==> flow/design.v <==
`timescale 1ns / 1ps
module Enc8B10B(
    input BYTECLK, 
    input reset,
    input bit_control,
    input [7:0] in,
    output [9:0] out,
    output rd_out
    );
    wire clk = BYTECLK; 
    wire rd_in_s4, S, COMPLS6, COMPLS4, saved_K;
    wire [4:0] L, saved_L;    
    wire [7:0] saved_data_in;
    wire [5:0] abcdei;
    wire [3:0] fghj; 
    reg [7:0] data_in;
    reg K, rd_in;
    fcn5b   f5b(clk, data_in[4:0], L);
    fcn3b   f3b(clk, data_in[4:3], rd_in_s4, L, S); 
    disCtrl dis(clk, reset, K, L, S, data_in, rd_in, saved_data_in, saved_L, saved_K, rd_in_s4, COMPLS6, COMPLS4, rd_out);
    fcn5b6b f56(clk, reset, saved_data_in[4:0], saved_L, saved_K, COMPLS6, abcdei);
    fcn3b4b f34(clk, reset, saved_data_in[7:5], S, saved_K, COMPLS4, fghj);
    always @(posedge clk)
    begin
        if (reset) begin 
            K <= 0;
            rd_in = 0;
            data_in = 0;
        end
        else begin 
            K <= bit_control;
            rd_in = rd_out;
            data_in = in;
        end
    end
    assign out = {abcdei[5:0], fghj[3:0]};  
endmodule
`timescale 1ns / 1ps
module disCtrl( 
    input clk,
    input reset,
    input K,
    input [4:0] L,
    input S,
    input [7:0] data_in,
    input rd_in,
    output reg [7:0] saved_data_in,
    output reg [4:0] saved_L,
    output reg saved_K,
    output rd_in_s4,
    output reg COMPLS6,
    output reg COMPLS4,
    output rd_out
    );
    wire L40, L31, L22, L13, L04;
    wire A, B, C, D, E, F, G, H;
    assign {L40, L31, L22, L13, L04} = L;
    assign {H, G, F, E, D, C, B, A} = data_in;
    wire PD1S6, ND0S6, ND1S6, PD0S6, RD6;
    assign PD1S6 = (L13 & D & E) ^ (~L22 & ~L31 & ~E);
    assign ND0S6 = PD1S6;
    assign ND1S6 = (L31 & ~D & ~E) | (E & ~L22 & ~L13) | K;
    assign PD0S6 = (E & ~L22 & ~L13) | K;
    assign RD6 = (PD0S6 | ND0S6);  
    wire ND1S4, ND0S4, PD1S4, PD0S4, RD4; 
    assign ND1S4 = F & G; 
    assign ND0S4 = ~F & ~G; 
    assign PD1S4 = ND0S4 | ((F ^ G) & K);
    assign PD0S4 = F & G & H;
    assign RD4 = (PD0S4 | ND0S4);
    always @(posedge clk)
    begin 
        if (reset) begin 
           {COMPLS6, COMPLS4} = 3'b100;
           saved_data_in = 8'b0; 
           saved_L = 0;
           saved_K = 0;
        end else begin
            COMPLS6 <= (PD1S6 & ~rd_in) | (ND1S6 & rd_in);
            COMPLS4 <= ((PD1S4 & ~rd_in_s4) | (ND1S4 & rd_in_s4));
            saved_data_in <= data_in;
            saved_L <= L; 
            saved_K <= K;
        end
    end
    wire rd_cur;
    assign rd_cur = RD6 ^ RD4;          
    assign rd_out = rd_cur ^ rd_in;     
    assign rd_in_s4 = RD6 ^ rd_in;
endmodule
`timescale 1ns / 1ps
module fcn3b(
    input clk,
    input [1:0] data_in,  
    input rd_in_s4,
    input [4:0] L,
    output reg S
    );
    wire L13 = L[1];
    wire L31 = L[3];
    wire E, D;
    assign {E, D} = data_in;
    always @(posedge clk)
        S = (rd_in_s4 & L31 & D & ~E) ^ (~rd_in_s4 & L13 & ~D & E);
endmodule
`timescale 1ns / 1ps
module fcn3b4b(
    input clk, 
    input reset,
    input [2:0] data_in,
    input S,
    input K,
    input COMPLS4,
    output [3:0] data_out
    );
    wire H, G, F;
    assign {H, G, F} = data_in;
    reg f, g, h, j;
    always @(posedge clk)
    begin
        if (reset) begin 
            f <= 0;
            g <= 0;
            h <= 0;
            j <= 0;
        end else begin 
            f <= (F & ~((S & F & G & H) ^ (K & F & G & H))) ^ COMPLS4; 
            g <= (G | (~F & ~G & ~H)) ^ COMPLS4;
            h <= H ^ COMPLS4; 
            j <= (( (S & F & G & H) ^ (F & G & H & K) ) | ((F ^ G) & ~H)) ^ COMPLS4;
        end
    end
    assign data_out = {f, g, h, j};
endmodule
`timescale 1ns / 1ps
module fcn5b(
    input clk, 
    input [4:0] data_in,
    output [4:0] L
	);
	wire A,B,C,D,E;
	assign {E,D,C,B,A} = data_in;
	wire L40, L31, L22, L13, L04; 
	assign L40 = A & B & C & D;                         
	assign L04 = ~A & ~B & ~C & ~D; 	                
	assign L13 = ((A^B) & ~C & ~D) | 
	             (~A & ~B & (C^D));                     
	assign L31 = ((A^B) & C & D) | (A & B & (C^D));     
	assign L22 = A & B & ~C & ~D |
		         ~A & ~B & C & D |			            
		         (A^B) & (C^D);                         
	assign L = {L40, L31, L22, L13, L04}; 
endmodule
`timescale 1ns / 1ps
module fcn5b6b(
    input clk,  
    input reset,
    input [4:0] data_in,
    input [4:0] L,
    input K,
    input COMPLS6,
    output [5:0] data_out
    );
    wire A, B, C, D, E;
    assign {E, D, C, B, A} = data_in;
    wire L40, L31, L22, L13, L04;
    assign {L40, L31, L22, L13, L04} = L;
    reg a, b, c, d, e, i;
    always @(posedge clk)
    begin    
        if (reset) begin
            a <= 0;
            b <= 0;
            c <= 0;
            d <= 0;
            e <= 0;
            i <= 0;
        end else begin
            a <= A ^ COMPLS6; 
            b <= ((~L40 & B) | L04) ^ COMPLS6;
            c <= (L04 | C) ^ (L13 & D & E) ^ COMPLS6; 
            d <= (D & ~L40) ^ COMPLS6;
            e <= (~(L13 & D & E) & E) ^ (~E & L13) ^ COMPLS6; 
            i <= (~E & L22) ^ (L22 & K) ^ (L04 & E) ^ (E & L40) ^ (E & L13 & ~D) ^ COMPLS6;
        end
    end
    assign data_out = {a, b, c, d, e, i};
endmodule
* From RTL to reports: Enc8B10B
Tool output for the design above, in the order of the flow.
Lines are those of the file above, counted from 1.
Operators carry their Yosys type and port widths (W data, S select, Z words).
Cell names lack the library's common part.
Not given: n/a
- Top module :: Enc8B10B
- Clock input :: BYTECLK
- Library :: sky130hd
- Timing corner :: tt_025C_1v80

* Elaborated design
Yosys after proc, flatten, opt, wreduce and memory -nomap, before mapping. Enables and synchronous resets that opt folds into registers are not counted as muxes. Memory bits, and registers merged into a memory's read port (data or address), are not among the register bits. Print and check cells are not counted. Equal cells are merged and count once.
- Flip-flop bits (word level) :: 37
- Bitwise gates (word level) :: 127
** Operators by type and width (number)
- $and A1 B1 Y1 :: 64
- $xor A1 B1 Y1 :: 27
- $not A1 Y1 :: 20
- $or A1 B1 Y1 :: 16

* Depth
Yosys ltp: most cells in a row. Word level: on the elaborated netlist, between registers, memories and ports. Mapped: between sequential cells and ports; inverters and the memories' decode and read muxes count.
- Word-level depth :: 17
- ABC_AREA :: 0
- Depth in mapped cells :: 8
- Gate-level depth less buffers :: 8

* Mapped cells and area
Source: synth_stat.txt of the flow (Yosys; design flattened, memories mapped). It holds for the ABC_AREA given above (unset counts as 0); a run with the other value may have another netlist.
- Buffer cells :: 16
- Cells in the netlist :: 169
- Mapped flip-flops :: 36
- Mapped area :: 1590.3 um2
** Cell types
- dfxtp_1 :: number 36, total area 720.691 um2
- xnor2_1 :: number 11, total area 96.342 um2
- nor2_1 :: number 24, total area 90.086 um2
- nor2b_1 :: number 14, total area 87.584 um2
- buf_4 :: number 10, total area 75.072 um2
- ha_1 :: number 6, total area 75.072 um2
- xor2_1 :: number 6, total area 52.55 um2
- inv_1 :: number 12, total area 45.043 um2
- a21oi_1 :: number 6, total area 30.029 um2
- mux2i_1 :: number 3, total area 30.029 um2
- buf_6 :: number 2, total area 22.522 um2
- o21ai_0 :: number 4, total area 20.019 um2
- o311a_1 :: number 2, total area 20.019 um2
- clkbuf_1 :: number 4, total area 15.014 um2
- nand2_1 :: number 4, total area 15.014 um2
- nand3_1 :: number 3, total area 15.014 um2
- o21a_4 :: number 1, total area 15.014 um2
- and3_1 :: number 2, total area 12.512 um2
Not listed: further types 18, cells in them 19.
By module: a second synthesis without flattening, with its own total; a netlist apart from the flattened one above.
- Cells (unflattened synthesis) :: 171
- Area (unflattened synthesis) :: 1695.4 um2
Rows give one instance, submodules left out.
** By module
- disCtrl :: cells 51, instances 1, area 575.6 um2, seq. area 320.3 um2
- fcn5b6b :: cells 43, instances 1, area 369.1 um2, seq. area 120.1 um2
- Enc8B10B :: cells 20, instances 1, area 262.8 um2, seq. area 200.2 um2
- fcn3b4b :: cells 30, instances 1, area 256.5 um2, seq. area 80.1 um2
- fcn5b :: cells 23, instances 1, area 186.4 um2, seq. area 0.0 um2
- fcn3b :: cells 4, instances 1, area 45.0 um2, seq. area 20.0 um2

* Timing after synthesis
Path of least setup slack by OpenSTA after synthesis, without wires, with an ideal clock, recovery checks aside; 20% of the period is set as input and as output delay. Where synthesis merged equal registers, the netlist keeps one of their names.
- Kind :: register to output
- From :: reg data_in[1]
- To :: out rd_out
- Arrival :: 1868 ps
- Driving pins on the path :: 8
- Clock period :: 2360 ps
- Path delay :: 1868 ps
- Buffers on the path :: 0
- Required time :: 1888 ps
- External output delay :: 472 ps
- Path slack :: 20 ps
- Synthesis period reached :: 2340 ps
"path delay" = arrival - input delay + setup time.
A path that ends at an output port has no setup time.
"driving pins on the path" counts driving pins, that of a launching flip-flop among them; a cell with two outputs on the path counts twice.
"synthesis period reached" is the clock period less the worst setup slack; recovery checks do not enter. This is arithmetic on one report: input and output delays are still those of the set period (20% each).
The rows between start and end are the longest chain of elaborated cells between them; the timing report does not say that the signal goes this way. Where chains are equally long, one stands for them.
A line is the first line of the expression or statement that the cell stems from. Yosys adds cells for indexed reads and writes and turns some case tables into memories.
- Cells stage by stage :: dfxtp_1 > inv_1 > ha_1 > or4_1 > o311ai_1 > o21a_4 > nor2_2 > xnor2_1
- Cells in the longest elaborated chain :: 13
** Ends and longest elaborated chain, after synthesis
- from (decl) :: line 16 : reg [7:0] data_in;
- from (assign) :: line 28 : data_in = 0;
- from (assign) :: line 33 : data_in = in;
- $not A1 Y1 :: line 150 : ~A & ~B & C & D |
- $and A1 B1 Y1 (3 in a row) :: line 150
- $or A1 B1 Y1 (2 in a row) :: line 149 : assign L22 = A & B & ~C & ~D |
- $not A1 Y1 :: line 63 : assign PD0S6 = (E & ~L22 & ~L13) | K;
- $and A1 B1 Y1 (2 in a row) :: line 63
- $or A1 B1 Y1 :: line 63
- $or A1 B1 Y1 :: line 64 : assign RD6 = (PD0S6 | ND0S6);
- $xor A1 B1 Y1 :: line 87 : assign rd_cur = RD6 ^ RD4;
- $xor A1 B1 Y1 :: line 88 : assign rd_out = rd_cur ^ rd_in;
- to (decl) :: line 8 : output rd_out

* Timing after layout
Path of least setup slack in the final report of record 1 (OpenROAD, finished layout, wires in). Where an end is a register, its clock arrival counts in the times.
The path's times are printed in steps of 10 ps; the period is the one set.
- Kind :: register to output
- From :: reg data_in[1]
- To :: out rd_out
- Clock period :: 2190 ps
- External output delay :: 440 ps
- Required time :: 1750 ps
- Driving pins on the path :: 10
- Path slack :: -380 ps
- Arrival :: 2140 ps
- Buffers on the path :: 1
The rows between start and end are the longest chain of elaborated cells between them; the timing report does not say that the signal goes this way. Where chains are equally long, one stands for them.
- Cells stage by stage :: dfxtp_2 > inv_2 > ha_4 > nor2_4 > and3_4 > a311o_1 > nor3_4 > nor2_4 > xnor2_2 > buf_2
- Cells in the longest elaborated chain :: 13
** Ends and longest elaborated chain, after layout
- from (decl) :: line 16 : reg [7:0] data_in;
- from (assign) :: line 28 : data_in = 0;
- from (assign) :: line 33 : data_in = in;
- $not A1 Y1 :: line 150 : ~A & ~B & C & D |
- $and A1 B1 Y1 (3 in a row) :: line 150
- $or A1 B1 Y1 (2 in a row) :: line 149 : assign L22 = A & B & ~C & ~D |
- $not A1 Y1 :: line 63 : assign PD0S6 = (E & ~L22 & ~L13) | K;
- $and A1 B1 Y1 (2 in a row) :: line 63
- $or A1 B1 Y1 :: line 63
- $or A1 B1 Y1 :: line 64 : assign RD6 = (PD0S6 | ND0S6);
- $xor A1 B1 Y1 :: line 87 : assign rd_cur = RD6 ^ RD4;
- $xor A1 B1 Y1 :: line 88 : assign rd_out = rd_cur ^ rd_in;
- to (decl) :: line 8 : output rd_out

2 stored runs of Enc8B10B in the flow (synthesis by Yosys, layout by OpenROAD, sky130hd cells), in arbitrary order. Constraints: input delay and output delay 20% of the set period each, output load 0.01 pF.
"clock period achieved" is the run's clock period less its worst setup slack. It is reckoned from that one timing run; input and output delays stay at 20% of the period that was set.
"critical path time" = time allowed to the worst setup path (clock period - input delay - output delay, where it has them) - its slack; a late launch clock adds to it, a late capture clock takes from it.
"total power of the final layout": no workload was simulated; the value follows from the tool's default switching activity.
"critical path time" is given in steps of 10 ps.

** Record 1
- Settings :: period_ns=2.19; CORE_UTILIZATION=18; SETUP_SLACK_MARGIN=-0.01; PLACE_DENSITY_LB_ADDON=0.06; CORE_ASPECT_RATIO=1.49; CELL_PAD_IN_SITES_DETAIL_PLACEMENT=0; ABC_AREA=0; GPL_TIMING_DRIVEN=0; CTS_CLUSTER_SIZE=27; CAP_MARGIN=20; SLEW_MARGIN=35; CORE_MARGIN=2
- Standard-cell area after routing :: 2157.1 um2
- Lowest hold slack :: 473 ps
- Setup total negative slack :: -384 ps
- Area inside the die boundary :: 9617.5 um2
- Critical path time :: 2140 ps
- Critical path kind :: register to output
- Total power of the final layout :: 1862 uW
- Utilization after layout :: 25.3%
- Lowest setup slack :: -384 ps
- Mapped cell area after synthesis :: 1590.3 um2
- Clock period achieved :: 2574 ps

** Record 2
- Settings :: period_ns=2.16; CORE_UTILIZATION=31; SETUP_SLACK_MARGIN=0.62; PLACE_DENSITY=0.51; GPL_ROUTABILITY_DRIVEN=1; CAP_MARGIN=40; CORE_MARGIN=2; SLEW_MARGIN=20
- Standard-cell area after routing :: 2047.0 um2
- Lowest hold slack :: 476 ps
- Setup total negative slack :: -367 ps
- Area inside the die boundary :: 5719.1 um2
- Critical path time :: 2090 ps
- Critical path kind :: register to output
- Total power of the final layout :: 1530 uW
- Utilization after layout :: 40.6%
- Lowest setup slack :: -367 ps
- Mapped cell area after synthesis :: 1590.3 um2
- Clock period achieved :: 2527 ps
